==> flow/design.v <==
`timescale 1ns / 1ps
module PC_register( clk, nextInst, currentInst
    );
	 input clk;
	 input [15:0] nextInst;
	 output reg [15:0] currentInst;
	 always @( posedge clk) begin
		currentInst = nextInst + 1;
	 end
endmodule
* Tool chain data of PC_register
Tool output for the design above, in the order of the flow. Lines are those of the file above, counted from 1. Cell names lack the library's common part. Not given: n/a
Set-up: top PC_register, clock port clk, cell library sky130hd, corner tt_025C_1v80

* Elaborated design
Yosys after proc, flatten, opt, wreduce and memory -nomap, before mapping. Enables and synchronous resets that opt folds into registers are not counted as muxes. Memory bits, and registers merged into a memory's read port (data or address), are not among the register bits. Print and check cells are not counted. Equal cells are merged and count once.
Word-level totals: input port bits 17, bits in registers 16
Operators by class: $add $sub $neg 1
Operator list (number):
- 16-bit by 1-bit adder with 16-bit output with constant B | 1

* Logic depth
Yosys ltp: most cells in a row. Word level: on the elaborated netlist, between registers, memories and ports. Mapped: between sequential cells and ports; inverters and the memories' decode and read muxes count.
Logic depth: depth after elaboration 1, ABC_AREA 0, gate-level depth with buffers 4, mapped depth without buffers 4

* Netlist
Source: synth_stat.txt of the flow (Yosys; design flattened, memories mapped). It holds for the ABC_AREA given above (unset counts as 0); a run with the other value may have another netlist.
Synthesis totals: cells in the netlist 57, chip area (Yosys) 621.8 um^2, buffer cells 0, flip-flop cells 16
Cell types:
- dfxtp_1 | number 16, total area 320.307 um^2
- xor2_1 | number 10, total area 87.584 um^2
- nor4_2 | number 4, total area 50.048 um^2
- xnor2_1 | number 4, total area 35.034 um^2
- nand3_1 | number 5, total area 25.024 um^2
- nand4_4 | number 1, total area 21.27 um^2
- nor3_1 | number 4, total area 20.019 um^2
- nand2_1 | number 4, total area 15.014 um^2
- ha_1 | number 1, total area 12.512 um^2
- nand4_1 | number 2, total area 12.512 um^2
- inv_1 | number 3, total area 11.261 um^2
- nor2_1 | number 3, total area 11.261 um^2

* Worst setup path after synthesis
Source: OpenSTA report_checks on the synthesized netlist (no wires, ideal clock, input and output delay 20% of the period each), path of least setup slack; recovery checks are left aside. Register names are those of the netlist, which keeps one name where synthesis merged equal registers.
Path after synthesis: path type input -> register, start point input port nextInst[0], end point register currentInst[13], path delay 0.753 ns, setup time 0.072 ns, time at the first pin 0.204 ns, driving pins on the path 3, path buffers 0, input delay 0.204 ns, arrival 0.885 ns, slack 0.064 ns, data required time 0.948 ns, clock period 1.02 ns, synthesis period reached 0.956 ns
"path delay" = arrival - input delay + setup time. "driving pins on the path": output pins that drive a net of the path, with the launching flip-flop's if there is one; two outputs of one cell count as two. "synthesis period reached" = period - worst setup slack (recovery checks aside). The figure is calculated, with input and output delays left at 20% of the set period. The rows between start and end are the longest chain of elaborated cells between them; the timing report does not say that the signal goes this way. Where chains are equally long, one stands for them. Each line given opens the expression or statement behind the cell; cells for indexed reads and writes are added by Yosys, which also makes memories of some case tables.
On the way, after synthesis: cell sequence nand3_1 > nor4_2 > xor2_1, cells in the longest elaborated chain 1
Ends and longest elaborated chain, after synthesis:
- start, declared | line 5 | input [15:0] nextInst;
- 16-bit by 1-bit adder with 16-bit output | line 8 | currentInst = nextInst + 1;
- end, assigned | line 8
- end, declared | line 6 | output reg [15:0] currentInst;

* Path in the finished layout
From the final timing report of run 2: the path of least setup slack in the routed layout; clock arrival at registers is part of the times.
Path after layout: path type input -> register, start point input port nextInst[12], end point register currentInst[15], arrival 1.35 ns, clock period 1.14 ns, data required time 1.35 ns, time at the first pin 0.23 ns, path buffers 1, input delay 0.23 ns, driving pins on the path 4, slack 0.00 ns, setup time 0.06 ns
The rows between start and end are the longest chain of elaborated cells between them; the timing report does not say that the signal goes this way. Where chains are equally long, one stands for them.
On the way, after layout: cell sequence clkdlybuf4s50_1 > nand4_1 > nor4_4 > xor2_1, cells in the longest elaborated chain 1
Ends and longest elaborated chain, after layout:
- start, declared | line 5 | input [15:0] nextInst;
- 16-bit by 1-bit adder with 16-bit output | line 8 | currentInst = nextInst + 1;
- end, assigned | line 8
- end, declared | line 6 | output reg [15:0] currentInst;

Measured data: module PC_register, platform sky130hd, 2 stored runs of the flow under differing settings, order arbitrary. Input and output delays are each 20% of the period that was set; the output load is 0.01 pF.
"worst setup path time" means the part of the period allowed to the worst setup path (the constraints hold back 20% at inputs and 20% at outputs) less its slack; where the path has registers, the arrival times of their clocks count too.
"power" is the tool's figure for a default switching activity; nothing was simulated.
[run 1] settings: period_ns=1.66, CORE_UTILIZATION=42, SETUP_SLACK_MARGIN=0.31, PLACE_DENSITY_LB_ADDON=0.25, CORE_ASPECT_RATIO=0.54, CORE_MARGIN=3, CTS_CLUSTER_SIZE=91, CTS_CLUSTER_DIAMETER=247, SLEW_MARGIN=15, MIN_ROUTING_LAYER=met2, CAP_MARGIN=20
[run 1] result: did not finish, floorplanning stopped with PDN-0185
[run 2] settings: period_ns=1.14, CORE_UTILIZATION=30, CAP_MARGIN=20, CORE_MARGIN=2, SLEW_MARGIN=20
[run 2] result: chip area after synthesis (Yosys) 621.8 um^2, die area 2453.2 um^2, utilization 60.6 %, worst setup slack after layout -0.003 ns, total negative slack -0.003 ns, power 1.220 mW, worst setup path time 0.91 ns, worst setup path kind input -> register
